==> flow/design.v <==
module boot_code
(
    input  logic        CLK,
    input  logic        RSTN,
    input  logic        CSN,
    input  logic [9:0]  A,
    output logic [31:0] Q
  );
  const logic [0:547] [31:0] mem = {
    32'h00000013,
    32'h00000013,
    32'h00000013,
    32'h00000013,
    32'h00000013,
    32'h00000013,
    32'h00000013,
    32'h00000013,
    32'h00000013,
    32'h00000013,
    32'h00000013,
    32'h00000013,
    32'h00000013,
    32'h00000013,
    32'h00000013,
    32'h00000013,
    32'h00000013,
    32'h00000013,
    32'h00000013,
    32'h00000013,
    32'h00000013,
    32'h00000013,
    32'h00000013,
    32'h00000013,
    32'h00000013,
    32'h00000013,
    32'h00000013,
    32'h00000013,
    32'h00000013,
    32'h00000013,
    32'h00000013,
    32'h0100006F,
    32'h0100006F,
    32'h0080006F,
    32'h0040006F,
    32'h0000006F,
    32'h00000093,
    32'h00008113,
    32'h00008193,
    32'h00008213,
    32'h00008293,
    32'h00008313,
    32'h00008393,
    32'h00008413,
    32'h00008493,
    32'h00008513,
    32'h00008593,
    32'h00008613,
    32'h00008693,
    32'h00008713,
    32'h00008793,
    32'h00008813,
    32'h00008893,
    32'h00008913,
    32'h00008993,
    32'h00008A13,
    32'h00008A93,
    32'h00008B13,
    32'h00008B93,
    32'h00008C13,
    32'h00008C93,
    32'h00008D13,
    32'h00008D93,
    32'h00008E13,
    32'h00008E93,
    32'h00008F13,
    32'h00008F93,
    32'h00100117,
    32'hEF410113,
    32'h00000D17,
    32'h7F8D0D13,
    32'h00000D97,
    32'h7F0D8D93,
    32'h01BD5863,
    32'h000D2023,
    32'h004D0D13,
    32'hFFADDCE3,
    32'h00000513,
    32'h00000593,
    32'h072000EF,
    32'h00000000,
    32'h00000000,
    32'h00000000,
    32'h00000000,
    32'h46811101,
    32'h45A14601,
    32'h09F00513,
    32'h00EFCE06,
    32'h05133620,
    32'h00EF0400,
    32'h45813B60,
    32'h00EF4501,
    32'h45813960,
    32'h00EF4501,
    32'h00283DE0,
    32'h04000593,
    32'h420000EF,
    32'h55134722,
    32'h157D0187,
    32'hDE8717B3,
    32'h21900713,
    32'h00A03533,
    32'h00E78863,
    32'h07616709,
    32'h37B38F99,
    32'h953E00F0,
    32'h610540F2,
    32'h715D8082,
    32'hC6864505,
    32'hC2A6C4A2,
    32'hDE4EC0CA,
    32'hDA56DC52,
    32'hD65ED85A,
    32'hD266D462,
    32'h00EFD06A,
    32'h458525A0,
    32'h00EF4501,
    32'h67854460,
    32'hBB878793,
    32'h0037C0FB,
    32'h00010001,
    32'h27B74711,
    32'hC3D81A10,
    32'hF65FF0EF,
    32'h8537C911,
    32'h05930000,
    32'h05130240,
    32'h00EF7185,
    32'hA0014760,
    32'h00008537,
    32'h051345C5,
    32'h00EF7405,
    32'h45A14660,
    32'h46014681,
    32'h00EF4519,
    32'h45012A60,
    32'h2FC000EF,
    32'h45054581,
    32'h32C000EF,
    32'h358000EF,
    32'h10055433,
    32'hFE143CE3,
    32'h80000637,
    32'h069345A1,
    32'h06130200,
    32'h05133486,
    32'h00EF0710,
    32'h45012760,
    32'h2CC000EF,
    32'h85224581,
    32'h2FC000EF,
    32'h328000EF,
    32'h10055533,
    32'hFE153CE3,
    32'h45214581,
    32'h298000EF,
    32'h02000693,
    32'h45A14601,
    32'h0EB00513,
    32'h244000EF,
    32'h10000513,
    32'h298000EF,
    32'h45094581,
    32'h2C8000EF,
    32'h10000593,
    32'h00EF850A,
    32'h853730A0,
    32'h45D50000,
    32'h75450513,
    32'h49024CB2,
    32'h44C24C12,
    32'h4B724AD2,
    32'h3C4000EF,
    32'h45214581,
    32'h24C000EF,
    32'h07905E63,
    32'h49816421,
    32'h412C0C33,
    32'h00008BB7,
    32'h7B040413,
    32'h00008A37,
    32'h16136D05,
    32'h06930089,
    32'h45A10200,
    32'h0EB00513,
    32'h1DC000EF,
    32'h00EF6521,
    32'h45812320,
    32'h00EF4509,
    32'h05332620,
    32'h65A1012C,
    32'h2A4000EF,
    32'h85134599,
    32'h00EF76CB,
    32'hD51336E0,
    32'h45850049,
    32'h00EF9522,
    32'hB5333620,
    32'h4585F649,
    32'h00EF9522,
    32'h09853560,
    32'h05134599,
    32'h00EF774A,
    32'h996A34A0,
    32'h388000EF,
    32'hFB3C91E3,
    32'h24C000EF,
    32'h10055533,
    32'hFE153CE3,
    32'h00008537,
    32'h051345B5,
    32'h00EF77C5,
    32'h00EF3260,
    32'h45813660,
    32'h00EF4521,
    32'h5E631AA0,
    32'h64210760,
    32'h409A89B3,
    32'h8BB74901,
    32'h04130000,
    32'h8A377B04,
    32'h6A850000,
    32'h00849613,
    32'h02000693,
    32'h051345A1,
    32'h00EF0EB0,
    32'h652113A0,
    32'h190000EF,
    32'h45094581,
    32'h1C0000EF,
    32'h00998533,
    32'h00EF65A1,
    32'h45992020,
    32'h76CB8513,
    32'h2CC000EF,
    32'h00495513,
    32'h95224585,
    32'h2C0000EF,
    32'hF6493533,
    32'h95224585,
    32'h2B4000EF,
    32'h45990905,
    32'h774A0513,
    32'h2A8000EF,
    32'h00EF94D6,
    32'h11E32E60,
    32'h8537FB2B,
    32'h05930000,
    32'h05130220,
    32'h00EF78C5,
    32'h00EF28E0,
    32'h77B72CE0,
    32'hA4231A10,
    32'h07930007,
    32'h80670800,
    32'h00010007,
    32'h00010001,
    32'h450140B6,
    32'h44964426,
    32'h59F24906,
    32'h5AD25A62,
    32'h5BB25B42,
    32'h5C925C22,
    32'h61615D02,
    32'h00008082,
    32'hFF010113,
    32'h00812423,
    32'h00000593,
    32'h00050413,
    32'h00F00513,
    32'h00112623,
    32'h294000EF,
    32'h00000593,
    32'h00E00513,
    32'h288000EF,
    32'h00000593,
    32'h00D00513,
    32'h27C000EF,
    32'h00000593,
    32'h00C00513,
    32'h270000EF,
    32'h04805663,
    32'h00000593,
    32'h01000513,
    32'h260000EF,
    32'h02142E63,
    32'h00000593,
    32'h00B00513,
    32'h250000EF,
    32'h02242663,
    32'h00000593,
    32'h00000513,
    32'h240000EF,
    32'h00342E63,
    32'h00C12083,
    32'h00812403,
    32'h00000593,
    32'h00100513,
    32'h01010113,
    32'h2240006F,
    32'h00C12083,
    32'h00812403,
    32'h01010113,
    32'h00008067,
    32'h00004837,
    32'hF0080813,
    32'h00869693,
    32'h02000713,
    32'h1A1027B7,
    32'h40B70733,
    32'h0106F6B3,
    32'hF265B5B3,
    32'h00E51533,
    32'h00878813,
    32'h00C78713,
    32'h00B6E5B3,
    32'h01078793,
    32'h00A82023,
    32'h00C72023,
    32'h00B7A023,
    32'h00008067,
    32'h01059593,
    32'h10055533,
    32'h00A5E5B3,
    32'h1A1027B7,
    32'h00B7AA23,
    32'h00008067,
    32'h1A102737,
    32'h01070713,
    32'h00072783,
    32'hFF010113,
    32'h00F12623,
    32'h00C12783,
    32'h1007D7B3,
    32'h01051513,
    32'h00F56533,
    32'h00A12623,
    32'h00C12783,
    32'h00F72023,
    32'h01010113,
    32'h00008067,
    32'h00100793,
    32'h00858593,
    32'h00B795B3,
    32'h00A79533,
    32'h000017B7,
    32'hF0078793,
    32'h00F5F5B3,
    32'hEE853533,
    32'h00A5E533,
    32'h1A1027B7,
    32'h00A7A023,
    32'h00008067,
    32'h1A1027B7,
    32'h0007A783,
    32'hFF010113,
    32'h00F12623,
    32'h00C12503,
    32'h01010113,
    32'h00008067,
    32'hD45597B3,
    32'hFF010113,
    32'hF455B5B3,
    32'h00F12423,
    32'h00058863,
    32'h00812783,
    32'h00178793,
    32'h00F12423,
    32'h00012623,
    32'h00C12683,
    32'h1A102737,
    32'h00812783,
    32'h02070813,
    32'h02F6DE63,
    32'h00072783,
    32'hCF0797B3,
    32'hFE078CE3,
    32'h00C12783,
    32'h00082583,
    32'h00C12683,
    32'h00168693,
    32'h00D12623,
    32'h01010613,
    32'h00279793,
    32'hFFC62603,
    32'h00812683,
    32'h00B567A3,
    32'hFCD646E3,
    32'h01010113,
    32'h00008067,
    32'h1A107737,
    32'h00470713,
    32'h00072603,
    32'h1A1007B7,
    32'hC0164633,
    32'h00C72023,
    32'h00478693,
    32'h00C78513,
    32'h0085D813,
    32'h08300713,
    32'h0FF5F593,
    32'h00E52023,
    32'h0106A023,
    32'h0A700713,
    32'h00B7A42B,
    32'h00E7A023,
    32'h00300793,
    32'h00F52023,
    32'h0006A783,
    32'h0F07F793,
    32'hC017C7B3,
    32'h00F6A023,
    32'h00008067,
    32'h1A100737,
    32'h01470713,
    32'h02058863,
    32'h04000693,
    32'h00072783,
    32'h0207F793,
    32'hFE078CE3,
    32'h0015460B,
    32'h1A1007B7,
    32'hFFF58593,
    32'h00C7A023,
    32'hFFF68693,
    32'h00069663,
    32'hFC059CE3,
    32'h00008067,
    32'hFC059AE3,
    32'h00008067,
    32'h1A100737,
    32'h01470713,
    32'h00072783,
    32'h0407F793,
    32'hFE078CE3,
    32'h00008067,
    32'h1A1076B7,
    32'h0006A783,
    32'hFF010113,
    32'h00F12623,
    32'h00100793,
    32'h00A797B3,
    32'h00C12703,
    32'hFFF7C793,
    32'h00E7F7B3,
    32'h00F12623,
    32'h00C12783,
    32'h00A595B3,
    32'h00F5E533,
    32'h00A12623,
    32'h00C12783,
    32'h00F6A023,
    32'h01010113,
    32'h00008067,
    32'h4F525245,
    32'h53203A52,
    32'h736E6170,
    32'h206E6F69,
    32'h20495053,
    32'h73616C66,
    32'h6F6E2068,
    32'h6F662074,
    32'h0A646E75,
    32'h00000000,
    32'h64616F4C,
    32'h20676E69,
    32'h6D6F7266,
    32'h49505320,
    32'h0000000A,
    32'h79706F43,
    32'h20676E69,
    32'h74736E49,
    32'h74637572,
    32'h736E6F69,
    32'h0000000A,
    32'h636F6C42,
    32'h0000206B,
    32'h6E6F6420,
    32'h00000A65,
    32'h79706F43,
    32'h20676E69,
    32'h61746144,
    32'h0000000A,
    32'h656E6F44,
    32'h756A202C,
    32'h6E69706D,
    32'h6F742067,
    32'h736E4920,
    32'h63757274,
    32'h6E6F6974,
    32'h4D415220,
    32'h00000A2E,
    32'h33323130,
    32'h37363534,
    32'h42413938,
    32'h46454443,
    32'h00000010,
    32'h00000000,
    32'h00527A01,
    32'h01010401,
    32'h00020D1B,
    32'h00000014,
    32'h00000018,
    32'hFFFFF974,
    32'h0000005E,
    32'h200E4200,
    32'h7F01114C,
    32'h00000038,
    32'h00000030,
    32'hFFFFF9BA,
    32'h00000274,
    32'h500E4200,
    32'h7F01115A,
    32'h117E0811,
    32'h12117D09,
    32'h7B13117C,
    32'h117A1411,
    32'h16117915,
    32'h77171178,
    32'h11761811,
    32'h1A117519,
    32'h00000074,
    32'h00000018,
    32'h0000006C,
    32'hFFFFFBF4,
    32'h0000009C,
    32'h100E4400,
    32'h7E081148,
    32'h7F01114C,
    32'h00000010,
    32'h00000088,
    32'hFFFFFC74,
    32'h00000044,
    32'h00000000,
    32'h00000010,
    32'h0000009C,
    32'hFFFFFCA4,
    32'h00000018,
    32'h00000000,
    32'h00000010,
    32'h000000B0,
    32'hFFFFFCA8,
    32'h00000038,
    32'h100E5000,
    32'h00000010,
    32'h000000C4,
    32'hFFFFFCCC,
    32'h00000030};
  logic [9:0] A_Q;
  always_ff @(posedge CLK, negedge RSTN)
  begin
    if (~RSTN)
      A_Q <= '0;
    else
      if (~CSN)
        A_Q <= A;
  end
  assign Q = mem[A_Q];
endmodule
module boot_rom_wrap
  #(
    parameter ADDR_WIDTH = 12,
    parameter DATA_WIDTH = 32
  )(
    input  logic                  clk,
    input  logic                  rst_n,
    input  logic                  en_i,
    input  logic [ADDR_WIDTH-1:0] addr_i,
    output logic [DATA_WIDTH-1:0] rdata_o
  );
  boot_code
  boot_code_i
  (
    .CLK   ( clk                    ),
    .RSTN  ( rst_n                  ),
    .CSN   ( ~en_i                  ),
    .A     ( addr_i[ADDR_WIDTH-1:2] ),
    .Q     ( rdata_o                )
  );
endmodule
From RTL to reports: boot_rom_wrap
Tool output for the design above, in the order of the flow.
Lines are those of the file above, counted from 1.
Operators: Yosys type, input widths -> output width; for muxes data width and select width s.
Cell names lack the library's common part.
A cell with n/a has no value.
Inputs
  top module: boot_rom_wrap
  clock input: clk
  standard-cell library: sky130hd
  timing corner: tt_025C_1v80

After elaboration
Counts by Yosys on the flattened word-level netlist (proc, flatten, opt, wreduce; memories kept). Register bits leave out memories and registers merged into their read ports (data or address); mux counts leave out enables and synchronous resets folded into registers. Print and check cells are left out. Cells with the same type and inputs are merged into one.
Cells by class
  add/subtract/negate cells: 1
  shift-type cells: 1
Operators with widths (number)
  $shiftx 17536x32->32 const A: 1
  $sub 10x10->11 const A: 1
Bit counts
  register bits: 10
  input bits: 15
  output and inout port bits: 32
  word-level cells: 3

Depth
Depth = most cells in a row (Yosys ltp): at word level without a register or memory, in the mapped netlist without a sequential cell, where the memories' decode and read muxes count.
Depth
  depth after elaboration: 2
  ABC_AREA: 0
  gate-level depth with buffers: 20
  gate-level depth less buffers: 10

Mapped cells and area
The flow's flattened synthesis, as Yosys stat reports it; memories are mapped. The netlist is that of the ABC_AREA named above (0 if unset); the other value can give another one.
Cell types
  a21oi_1: number 375, total area 1876.8 um2
  o21ai_0: number 333, total area 1.67E+03 um2
  nand2_1: number 289, total area 1084.79 um2
  buf_2: number 175, total area 875.84 um2
  nor2_1: number 208, total area 780.749 um2
  a31oi_1: number 111, total area 694.416 um2
  nor3_1: number 113, total area 565.542 um2
  o211ai_1: number 57, total area 427.91 um2
  nand3_1: number 84, total area 420.403 um2
  clkbuf_1: number 108, total area 405.389 um2
  a211oi_1: number 50, total area 375.36 um2
  buf_6: number 31, total area 349.085 um2
  o22ai_1: number 55, total area 344.08 um2
  o221ai_1: number 34, total area 297.786 um2
  o31ai_1: number 39, total area 292.781 um2
  a221oi_1: number 33, total area 289.027 um2
  buf_4: number 37, total area 277.766 um2
  a311oi_1: number 30, total area 262.752 um2
Not listed: further types 94, cells in them 533.
Synthesis totals
  cell count: 2695
  mapped area: 15927.8 um2
  area of sequential cells: 250.2 um2
  flip-flops: 10
  buffers: 376
The figures by module come from a second, unflattened synthesis with its own total; it is not the netlist above.
Unflattened totals
  cells (unflattened synthesis): 2778
  area total of the unflattened synthesis: 15792.6 um2
Rows give one instance, submodules left out.
By module
  boot_code: instances 1, cells 2777, area 15788.9 um2, seq. area 250.2 um2
  boot_rom_wrap: instances 1, cells 1, area 3.8 um2, seq. area 0.0 um2

Worst setup path after synthesis
Path of least setup slack by OpenSTA after synthesis, without wires, with an ideal clock, recovery checks aside; 20% of the period is set as input and as output delay. Where synthesis merged equal registers, the netlist keeps one of their names.
Timing path after synthesis
  path type: reg2out
  start: register boot_code_i.A_Q[2]
  end: output rdata_o[13]
  period: 5.21 ns
  output delay: 1.042 ns
  launch time at the first pin: 0.000 ns
  arrival time: 3.703 ns
  data required time: 4.168 ns
  path slack: 0.465 ns
  delay of the path: 3.703 ns
  stages on the path: 19
  buffers on the path: 9
  period reached after synthesis: 4.745 ns
"delay of the path" = arrival - input delay + setup time.
A path that ends at an output port has no setup time.
"stages on the path": output pins that drive a net of the path, with the launching flip-flop's if there is one; two outputs of one cell count as two.
"period reached after synthesis" = period - worst setup slack (recovery checks aside). The figure is calculated, with input and output delays left at 20% of the set period.
Between the ends stands the longest chain of elaborated cells between them, by number of cells; it is not shown to be the way that was timed. Of several equally long chains one is given.
A line is the first line of the expression or statement that the cell stems from. Yosys adds cells for indexed reads and writes and turns some case tables into memories.
Between the ends, after synthesis
  cell sequence: dfrtp_1 -> buf_2 -> buf_6 -> inv_1 -> buf_6 -> buf_6 -> buf_2 -> buf_1 -> ha_1 -> buf_2 -> buf_4 -> buf_2 -> nor2_1 -> a21oi_1 -> o21ai_4 -> a21oi_1 -> a2111oi_2 -> a211oi_1 -> nor4_1
  cells in the longest elaborated chain: 2
  elaborated cells between the ends (all ways): 2
  source lines of those cells: 1
  classes of those cells: add/sub (1); shift (1)
RTL lines, path after synthesis
  from (decl): line 558  | logic [9:0] A_Q;
  from (assign): line 562  | A_Q <= '0;
  from (assign): line 565  | A_Q <= A;
  $sub 10x10->11: line 567  | assign Q = mem[A_Q];
  $shiftx 17536x32->32: line 567
  to (decl): line 578  | output logic [DATA_WIDTH-1:0] rdata_o

Data sheet: physical implementation of boot_rom_wrap

module boot_rom_wrap, platform sky130hd, 2 stored runs of the flow under differing settings, order arbitrary. Input and output delays are each 20% of the period that was set; the output load is 0.01 pF.

Flow files of entry A
==> flow/run.sh <==
#!/bin/bash
# the make line also repeats the synthesis and layout settings of config.mk as NAME=value (left out here)
make -C /OpenROAD-flow-scripts/flow DESIGN_CONFIG=/design/flow/config.mk WORK_HOME=/design/flow/orfs CLKGATE_MAP_FILE= finish
==> flow/config.mk <==
export PLATFORM = sky130hd
export DESIGN_NAME = boot_rom_wrap
export DESIGN_NICKNAME = boot_rom_wrap
export VERILOG_FILES = /design/flow/design.v
export SDC_FILE = /design/flow/constraint.sdc
export NUM_CORES = 4
export LEC_CHECK = 0
export CAP_MARGIN = 40
export CORE_MARGIN = 3
export CORE_UTILIZATION = 53
export CTS_CLUSTER_DIAMETER = 201
export MIN_ROUTING_LAYER = met2
export PLACE_DENSITY_LB_ADDON = 0.09
export SETUP_SLACK_MARGIN = 0.02
export SLEW_MARGIN = 10
==> flow/constraint.sdc <==
create_clock -name core_clock -period 5.75 [get_ports {clk}]
set_input_delay 1.1500 -clock core_clock [delete_from_list [all_inputs] [get_ports {clk}]]
set_output_delay 1.1500 -clock core_clock [all_outputs]
set_load 0.01 [all_outputs]

report of entry A: did not finish, route, GRT-0116

Flow files of entry B
==> flow/run.sh <==
#!/bin/bash
# the make line also repeats the synthesis and layout settings of config.mk as NAME=value (left out here)
make -C /OpenROAD-flow-scripts/flow DESIGN_CONFIG=/design/flow/config.mk WORK_HOME=/design/flow/orfs CLKGATE_MAP_FILE= finish
==> flow/config.mk <==
export PLATFORM = sky130hd
export DESIGN_NAME = boot_rom_wrap
export DESIGN_NICKNAME = boot_rom_wrap
export VERILOG_FILES = /design/flow/design.v
export SDC_FILE = /design/flow/constraint.sdc
export NUM_CORES = 4
export LEC_CHECK = 0
export CAP_MARGIN = 20
export CELL_PAD_IN_SITES_DETAIL_PLACEMENT = 0
export CORE_MARGIN = 2
export CORE_UTILIZATION = 53
export CTS_CLUSTER_DIAMETER = 65
export GPL_TIMING_DRIVEN = 0
export HOLD_SLACK_MARGIN = 0.07
export PLACE_DENSITY_LB_ADDON = 0.2
export SETUP_SLACK_MARGIN = 0.86
export SLEW_MARGIN = 30
export TNS_END_PERCENT = 70
==> flow/constraint.sdc <==
create_clock -name core_clock -period 3.32 [get_ports {clk}]
set_input_delay 0.6640 -clock core_clock [delete_from_list [all_inputs] [get_ports {clk}]]
set_output_delay 0.6640 -clock core_clock [all_outputs]
set_load 0.01 [all_outputs]

report of entry B: did not finish, route, GRT-0116
