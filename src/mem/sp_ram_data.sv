==> flow/design.v <==
module sp_ram_data
  #(
    parameter ADDR_WIDTH = 8,
    parameter DATA_WIDTH = 32,
    parameter NUM_WORDS  = 256
  )(
    input  logic                    clk,
    input  logic                    rstn_i,
    input  logic                    en_i,
    input  logic [ADDR_WIDTH-1:0]   addr_i,
    input  logic [DATA_WIDTH-1:0]   wdata_i,
    output logic [DATA_WIDTH-1:0]   rdata_o,
    input  logic                    we_i,
    input  logic [DATA_WIDTH/8-1:0] be_i
  );
  localparam words = NUM_WORDS/(DATA_WIDTH/8);
  logic [DATA_WIDTH/8-1:0][7:0] mem_data[words];
  logic [DATA_WIDTH/8-1:0][7:0] wdata;
  logic [ADDR_WIDTH-1-$clog2(DATA_WIDTH/8):0] addr;
  integer i;
  assign addr = addr_i[ADDR_WIDTH-1:$clog2(DATA_WIDTH/8)];
  always @(posedge clk)
    begin
     if (en_i && we_i)
     begin
      if(be_i[0]) mem_data[addr][0] <= wdata[0];
      if(be_i[1]) mem_data[addr][1] <= wdata[1];
      if(be_i[2]) mem_data[addr][2] <= wdata[2];
      if(be_i[3]) mem_data[addr][3] <= wdata[3];
     end
     rdata_o <= mem_data[addr];
    end
  genvar w;
  generate for(w = 0; w < DATA_WIDTH/8; w++)
    begin: data_array1
      assign wdata[w] = wdata_i[(w+1)*8-1:w*8];
    end
  endgenerate
  initial
  begin
  end
endmodule
==> Reports on sp_ram_data <==
The steps from the RTL of sp_ram_data to its reports follow in flow order.
Line numbers count from 1 in the design file above.
{ "setup": {"top_module": "sp_ram_data", "clock": "clk", "cell_library": "sky130hd", "pvt_corner": "tt_025C_1v80"} }

==> Word-level counts <==
Yosys after proc, flatten, opt, wreduce and memory -nomap, before mapping. Enables and synchronous resets that opt folds into registers are not counted as muxes. Memory bits, and registers merged into a memory's read port (data or address), are not among the register bits. Print and check cells are not counted. Equal cells are merged and count once.
Memory sizes are those after Yosys's memory passes, which may raise the word count (mostly to a power of two), join words into wider ones and drop unused or constant bits.
{ "word_totals": {"clocked_rd_ports_x_width": 32, "inputBits": 48, "regBits": 0, "output_inout_bits": 32, "memories": 1, "ramBits": 2048} }
{ "op_classes": {"muxes": 16, "reduce_and_logical": 1} }
{ "mem_list": {"columns": ["name", "words", "width", "rd", "wr", "line", "text"], "rows": [
  ["mem_data", 64, 32, 1, 1, 17, "logic [DATA_WIDTH/8-1:0][7:0] mem_data[words];"]
]} }
{ "ops": {"columns": ["operator", "n"], "rows": [
  ["2-to-1 mux 32 bit", 8],
  ["2-to-1 mux 1 bit", 8],
  ["logical AND 1 bit", 1]
]} }

==> Logic depth <==
Depth = most cells in a row (Yosys ltp): at word level without a register or memory, in the mapped netlist without a sequential cell, where the memories' decode and read muxes count.
{ "depth": {"depth_word": 2, "ABC_AREA": 0, "ltp_mapped": 11, "mapped_depth_nobuf": 6} }

==> After synthesis <==
The flow's flattened synthesis, as Yosys stat reports it; memories are mapped. The netlist is that of the ABC_AREA named above (0 if unset); the other value can give another one.
{ "by_type": {"columns": ["cell_type", "n"], "rows": [
  ["sky130_fd_sc_hd__edfxtp_1", 2048],
  ["sky130_fd_sc_hd__mux2i_1", 287],
  ["sky130_fd_sc_hd__a22oi_1", 281],
  ["sky130_fd_sc_hd__a221oi_1", 178],
  ["sky130_fd_sc_hd__nor2_1", 401],
  ["sky130_fd_sc_hd__mux4_2", 66],
  ["sky130_fd_sc_hd__mux2_2", 114],
  ["sky130_fd_sc_hd__a21oi_1", 182],
  ["sky130_fd_sc_hd__o22ai_1", 113],
  ["sky130_fd_sc_hd__dfxtp_1", 32],
  ["sky130_fd_sc_hd__buf_2", 115],
  ["sky130_fd_sc_hd__o21ai_0", 100],
  ["sky130_fd_sc_hd__clkbuf_1", 128],
  ["sky130_fd_sc_hd__nand2_1", 127],
  ["sky130_fd_sc_hd__a31oi_1", 54],
  ["sky130_fd_sc_hd__o221ai_1", 36],
  ["sky130_fd_sc_hd__buf_6", 25],
  ["sky130_fd_sc_hd__a22o_1", 29]
]} }
Other cell types: 42; their cells: 280.
{ "mapped": {"sequential_area_mm2": 0.0621396, "stdcells": 4596, "ff_cells": 2080, "yosys_area_mm2": 0.0798603} }

==> Path before layout <==
OpenSTA on the mapped netlist: ideal clock, no wires. The path of least setup slack (recovery checks aside). Input and output delay are each 20% of the period. Register names are those of the netlist, which keeps one name where synthesis merged equal registers.
{ "synth_path": {"kind": "input -> register", "startpoint": "in addr_i[6]", "endpoint": "mem mem_data[33]", "setup_ns": 0.370, "period_ns": 3.47, "in_delay_ns": 0.694, "required_ns": 3.100, "t_first_pin_ns": 0.694, "path_delay_ns": 2.024, "path_stages": 6, "arrival_time_ns": 2.348, "path_slack_ns": 0.752, "synth_period_reached_ns": 2.718} }
"path_delay_ns" is the arrival time less input delay plus setup time.
"path_stages": output pins that drive a net of the path, with the launching flip-flop's if there is one; two outputs of one cell count as two.
"synth_period_reached_ns" = period - worst setup slack (recovery checks aside). The figure is calculated, with input and output delays left at 20% of the set period.
An end named without its bit number is one bit of that signal or, where synthesis recoded a state register, one of its new flip-flops.
{ "synth_via": {"cell_sequence": "sky130_fd_sc_hd__clkbuf_1 > sky130_fd_sc_hd__clkbuf_1 > sky130_fd_sc_hd__nor3_1 > sky130_fd_sc_hd__buf_2 > sky130_fd_sc_hd__nand2_1 > sky130_fd_sc_hd__nor2_1"} }
{ "synth_lines": {"columns": ["item", "line", "text"], "rows": [
  ["from (decl)", 10, "input  logic [ADDR_WIDTH-1:0]   addr_i,"],
  ["to (decl)", 17, "logic [DATA_WIDTH/8-1:0][7:0] mem_data[words];"]
]} }
Chain of elaborated cells between the ends: none given.

==> Timing after layout <==
Path of least setup slack in the final report of entry A (OpenROAD, finished layout, wires in). Where an end is a register, its clock arrival counts in the times.
{ "layout_path": {"kind": "input -> register", "startpoint": "in addr_i[4]", "endpoint": "reg rdata_o[20]", "required_ns": 3.22, "arrival_time_ns": 3.60, "in_delay_ns": 0.52, "period_ns": 2.62, "setup_ns": 0.23, "path_stages": 10, "path_slack_ns": -0.39, "t_first_pin_ns": 0.52} }
{ "layout_via": {"cell_sequence": "sky130_fd_sc_hd__buf_8 > sky130_fd_sc_hd__buf_4 > sky130_fd_sc_hd__buf_4 > sky130_fd_sc_hd__mux2i_1 > sky130_fd_sc_hd__nor2_1 > sky130_fd_sc_hd__a21oi_1 > sky130_fd_sc_hd__o221ai_1 > sky130_fd_sc_hd__buf_4 > sky130_fd_sc_hd__a221oi_1 > sky130_fd_sc_hd__nand4_1"} }
{ "layout_lines": {"columns": ["item", "line", "text"], "rows": [
  ["from (decl)", 10, "input  logic [ADDR_WIDTH-1:0]   addr_i,"],
  ["to (decl)", 12, "output logic [DATA_WIDTH-1:0]   rdata_o,"]
]} }
Chain of elaborated cells between the ends: none given.

Subject: sp_ram_data on sky130hd, stored results

Hello all,

Top module sp_ram_data; platform sky130hd; tools Yosys and OpenROAD; 2 stored runs in no particular order. Input and output delays are each 20% of the period that was set; the output load is 0.01 pF.
"achieved_period_ns" is the run's clock period less its worst setup slack. It is reckoned from that one timing run; input and output delays stay at 20% of the period that was set.
"timing.worst_path_ns": the worst setup path's part of the clock period (all of it between registers, 20% less for each end at a port) less its slack. A launch clock that arrives late makes it longer, a capture clock that arrives late makes it shorter.
"total_power_uw" rests on the timing tool's default activity at the inputs, not on a simulated workload.
[
  {
    "run": "entry A",
    "settings": { "period_ns": 2.62, "CORE_UTILIZATION": 59, "PLACE_DENSITY_LB_ADDON": 0.1, "CORE_ASPECT_RATIO": 0.95, "CORE_MARGIN": 5, "CELL_PAD_IN_SITES_DETAIL_PLACEMENT": 1, "GPL_TIMING_DRIVEN": 1, "GPL_ROUTABILITY_DRIVEN": 0, "CAP_MARGIN": 20, "SLEW_MARGIN": 20 },
    "results": { "synth_chip_area_mm2": 0.0798603, "die_footprint_mm2": 0.142816, "finalCellArea_mm2": 0.0958031, "final_util_pct": 71.3, "setup_worst_slack_ns": -0.387, "setup_tns_ns": -2.620, "worst_hold_slack_ns": 0.135, "total_power_uw": 72117, "achieved_period_ns": 3.007, "timing.worst_path_ns": 2.48, "worst_path_kind": "input -> register" }
  },
  {
    "run": "entry B",
    "settings": { "period_ns": 2.4, "CORE_UTILIZATION": 41, "PLACE_DENSITY_LB_ADDON": 0.2, "CELL_PAD_IN_SITES_GLOBAL_PLACEMENT": 3, "CELL_PAD_IN_SITES_DETAIL_PLACEMENT": 1, "TNS_END_PERCENT": 100, "ABC_AREA": 1, "GPL_ROUTABILITY_DRIVEN": 1, "CTS_CLUSTER_SIZE": 23, "CAP_MARGIN": 20, "CORE_MARGIN": 2, "SLEW_MARGIN": 20 },
    "results": { "synth_chip_area_mm2": 0.0876979, "die_footprint_mm2": 0.217613, "finalCellArea_mm2": 0.104444, "final_util_pct": 49.2, "setup_worst_slack_ns": 0.050, "setup_tns_ns": 0.000, "worst_hold_slack_ns": 0.067, "total_power_uw": 79989, "achieved_period_ns": 2.350, "timing.worst_path_ns": 1.87, "worst_path_kind": "register -> output" }
  }
]

Thanks
